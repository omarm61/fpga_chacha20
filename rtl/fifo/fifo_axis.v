==> flow/design.v <==
module fifo_axis #(
    parameter integer C_FIFO_WIDTH = 32,
    parameter integer C_FIFO_DEPTH = 8
) (
    input  wire                    i_aclk,
    input  wire                    i_aresetn,
    output wire                    s_axis_tready,
    input  wire                    s_axis_tvalid,
    input  wire [C_FIFO_WIDTH-1:0] s_axis_tdata,
    input  wire                    m_axis_tready,
    output wire                    m_axis_tvalid,
    output wire [C_FIFO_WIDTH-1:0] m_axis_tdata
);
  reg  [$clog2(C_FIFO_DEPTH)-1:0] r_write_ptr;
  reg  [$clog2(C_FIFO_DEPTH)-1:0] r_read_ptr;
  reg  [        C_FIFO_WIDTH-1:0] r_fifo        [C_FIFO_DEPTH];
  reg  [        C_FIFO_WIDTH-1:0] r_axis_tdata;
  reg                             r_axis_tvalid;
  wire                            w_full;
  wire                            w_empty;
  assign w_full = ((r_write_ptr + 1'b1) == r_read_ptr);
  assign w_empty = (r_write_ptr == r_read_ptr);
  assign s_axis_tready = !w_full;
  assign m_axis_tvalid = r_axis_tvalid;
  assign m_axis_tdata = r_axis_tdata;
  integer i;
  always @(posedge i_aclk or negedge i_aresetn) begin
    if (!i_aresetn) begin
      for (i = 0; i < C_FIFO_DEPTH; i = i + 1) begin
        r_fifo[i] <= 'd0;
      end
      r_write_ptr <= 'd0;
    end else begin
      if (s_axis_tready && s_axis_tvalid && !w_full) begin
        r_fifo[r_write_ptr] <= s_axis_tdata;
        r_write_ptr <= r_write_ptr + 1'b1;
      end
    end
  end
  always @(posedge i_aclk or negedge i_aresetn) begin
    if (!i_aresetn) begin
      r_read_ptr <= 'd0;
    end else begin
      if (m_axis_tready) begin
        if (!w_empty) begin
          r_axis_tdata <= r_fifo[r_read_ptr];
          r_axis_tvalid <= 1'b1;
          r_read_ptr <= r_read_ptr + 1'b1;
        end else begin
          r_axis_tvalid <= 1'b0;
        end
      end
    end
  end
endmodule
Tool chain data of fifo_axis --
The steps from the RTL of fifo_axis to its reports follow in flow order. Line numbers count from 1 in the design file above. A cell with -- has no value.
Set-up: top fifo_axis, clock port i_aclk, standard-cell library sky130hd, corner tt_025C_1v80

Word level --
Counts by Yosys on the flattened word-level netlist (proc, flatten, opt, wreduce). Print and check cells are left out. Cells with the same type and inputs are merged into one.
Bit counts: register bits 295, input port bits 36
Operators by class: $add $sub $neg 2, equal/unequal tests 16, mux-type cells 2, bitwise gates (word level) 1, reductions and logical operators 16
Operators with widths (count):
- 32-bit case mux with 8-bit select | 1
- 3-bit == test (second input constant) | 8
- 2-bit AND reduction | 10
- 3-bit by 2-bit == test with 1-bit output (second input constant) | 4
- 3-bit by 1-bit adder with 3-bit output (second input constant) | 2
- 3-bit by 1-bit == test with 1-bit output (second input constant) | 2
- 3-bit == test | 2
- 3-bit zero test | 2
- 3-bit AND reduction | 1
- 1-bit logical AND | 2
- 1-bit NOT | 1
- 1-bit zero test | 1
- 1-bit two-way mux | 1

Depth --
Yosys ltp: most cells in a row. Word level: on the elaborated netlist, between registers, memories and ports. Mapped: between sequential cells and ports; inverters and the memories' decode and read muxes count.
Logic depth: word-level depth 6, ABC_AREA 0, mapped depth 11, depth with buffers taken out 5

Synthesis result --
Yosys stat after the flow's synthesis: flattened, memories mapped to cells. It holds for the ABC_AREA given above (unset counts as 0); a run with the other value may have another netlist.
Cell types:
- sky130_fd_sc_hd__dfrtp_1 | count 262, area in all 6.56E+03 um^2
- sky130_fd_sc_hd__o2bb2ai_1 | count 192, area in all 1.68E+03 um^2
- sky130_fd_sc_hd__edfxtp_1 | count 33, area in all 990.95 um^2
- sky130_fd_sc_hd__mux2_4 | count 60, area in all 900.864 um^2
- sky130_fd_sc_hd__a22o_1 | count 37, area in all 324.061 um^2
- sky130_fd_sc_hd__mux2_2 | count 26, area in all 292.781 um^2
- sky130_fd_sc_hd__a31oi_1 | count 33, area in all 206.448 um^2
- sky130_fd_sc_hd__a221o_1 | count 19, area in all 190.182 um^2
- sky130_fd_sc_hd__a222oi_1 | count 19, area in all 190.182 um^2
- sky130_fd_sc_hd__buf_2 | count 36, area in all 180.173 um^2
- sky130_fd_sc_hd__nand2_1 | count 47, area in all 176.419 um^2
- sky130_fd_sc_hd__clkbuf_1 | count 43, area in all 161.405 um^2
- sky130_fd_sc_hd__nor3_1 | count 32, area in all 160.154 um^2
- sky130_fd_sc_hd__ha_1 | count 12, area in all 150.144 um^2
- sky130_fd_sc_hd__a221oi_1 | count 13, area in all 113.859 um^2
- sky130_fd_sc_hd__o21ai_0 | count 21, area in all 105.101 um^2
- sky130_fd_sc_hd__buf_6 | count 9, area in all 101.347 um^2
- sky130_fd_sc_hd__o311ai_2 | count 6, area in all 97.594 um^2
Other cell types: 21; their cells: 55.
Synthesis totals: mapped cells 955, mapped area 12992.5 um^2, flip-flops 295, buffer cells 94

Timing after synthesis --
Path of least setup slack by OpenSTA after synthesis, without wires, with an ideal clock, recovery checks aside; 20% of the period is set as input and as output delay. Where synthesis merged equal registers, the netlist keeps one of their names.
Timing path post-synthesis: kind reg2out, start register r_write_ptr[2], end output s_axis_tready, clock period 5.2 ns, time at the first pin 0.000 ns, arrival time 1.822 ns, slack 2.338 ns, delay of the path 1.822 ns, stages on the path 6, buffers on the path 1, period reached after synthesis 2.862 ns
"delay of the path" is the arrival time less input delay plus setup time. At an output port there is no setup time. "stages on the path" counts driving pins, that of a launching flip-flop among them; a cell with two outputs on the path counts twice. "period reached after synthesis" = period - worst setup slack (recovery checks aside). The figure is calculated, with input and output delays left at 20% of the set period. Between the ends stands the longest chain of elaborated cells between them, by number of cells; it is not shown to be the way that was timed. Of several equally long chains one is given. Each line given opens the expression or statement behind the cell; cells for indexed reads and writes are added by Yosys, which also makes memories of some case tables.
Between the ends, post-synthesis: cell sequence sky130_fd_sc_hd__dfrtp_1 sky130_fd_sc_hd__clkbuf_1 sky130_fd_sc_hd__inv_1 sky130_fd_sc_hd__ha_1 sky130_fd_sc_hd__xor2_1 sky130_fd_sc_hd__nand3_1, length of the longest elaborated chain 3, elaborated cells on any way between the ends 3
Ends and longest elaborated chain, post-synthesis:
- start: declaration | line 14 | reg  [$clog2(C_FIFO_DEPTH)-1:0] r_write_ptr;
- start: assignment | line 32 | r_write_ptr <= 'd0;
- start: assignment | line 36 | r_write_ptr <= r_write_ptr + 1'b1;
- 3-bit by 1-bit adder with 3-bit output | line 21 | assign w_full = ((r_write_ptr + 1'b1) == r_read_ptr);
- 3-bit == test | line 21
- 1-bit zero test | line 23 | assign s_axis_tready = !w_full;
- end: declaration | line 7 | output wire                    s_axis_tready,

Path in the finished layout --
Path of least setup slack in the final report of job 1 (OpenROAD, finished layout, wires in). Where an end is a register, its clock arrival counts in the times.
Timing path post-layout: kind reg2out, start register r_write_ptr[2], end output s_axis_tready, clock period 4.71 ns, time at the first pin 0.52 ns, arrival time 3.00 ns, slack 0.77 ns, stages on the path 6, buffers on the path 1
Between the ends stands the longest chain of elaborated cells between them, by number of cells; it is not shown to be the way that was timed. Of several equally long chains one is given.
Between the ends, post-layout: cell sequence sky130_fd_sc_hd__dfrtp_1 sky130_fd_sc_hd__inv_1 sky130_fd_sc_hd__ha_1 sky130_fd_sc_hd__xor2_1 sky130_fd_sc_hd__nand3_1 sky130_fd_sc_hd__clkdlybuf4s50_1, length of the longest elaborated chain 3, elaborated cells on any way between the ends 3
Ends and longest elaborated chain, post-layout:
- start: declaration | line 14 | reg  [$clog2(C_FIFO_DEPTH)-1:0] r_write_ptr;
- start: assignment | line 32 | r_write_ptr <= 'd0;
- start: assignment | line 36 | r_write_ptr <= r_write_ptr + 1'b1;
- 3-bit by 1-bit adder with 3-bit output | line 21 | assign w_full = ((r_write_ptr + 1'b1) == r_read_ptr);
- 3-bit == test | line 21
- 1-bit zero test | line 23 | assign s_axis_tready = !w_full;
- end: declaration | line 7 | output wire                    s_axis_tready,

Top module fifo_axis; platform sky130hd; tools Yosys and OpenROAD; 2 stored runs in no particular order. Input and output delays are each 20% of the period that was set; the output load is 0.01 pF.
By "period achieved" is meant the clock period of the run minus its worst setup slack. This is arithmetic on one report: input and output delays are still those of the set period (20% each).
"time on the worst setup path" means the part of the period allowed to the worst setup path (the constraints hold back 20% at inputs and 20% at outputs) less its slack; where the path has registers, the arrival times of their clocks count too.
"power": no workload was simulated; the value follows from the tool's default switching activity.

* Job 1 | settings: period_ns 4.71; CAP_MARGIN 20; CORE_MARGIN 2; CORE_UTILIZATION 40; SLEW_MARGIN 20 | results: std-cell area (final layout) 15220.8 um^2; sum of negative setup slack 0.000 ns; synthesized cell area 12992.5 um^2; full die area 33938.9 um^2; period achieved 3.944 ns; worst slack on setup checks 0.766 ns; power 12.481 mW; final design utilization 47.9 %; time on the worst setup path 3.00 ns; worst setup path type reg2out
* Job 2 | settings: period_ns 2.85; CORE_UTILIZATION 17; SETUP_SLACK_MARGIN 0.81; CELL_PAD_IN_SITES_DETAIL_PLACEMENT 0; CTS_CLUSTER_SIZE 51; SLEW_MARGIN 20; MIN_ROUTING_LAYER met1; CAP_MARGIN 20; CORE_MARGIN 2 | results: std-cell area (final layout) 19444.9 um^2; sum of negative setup slack 0.000 ns; synthesized cell area 12992.5 um^2; full die area 78652.2 um^2; period achieved 2.477 ns; worst slack on setup checks 0.373 ns; power 27.023 mW; final design utilization 25.6 %; time on the worst setup path 2.48 ns; worst setup path type reg2reg
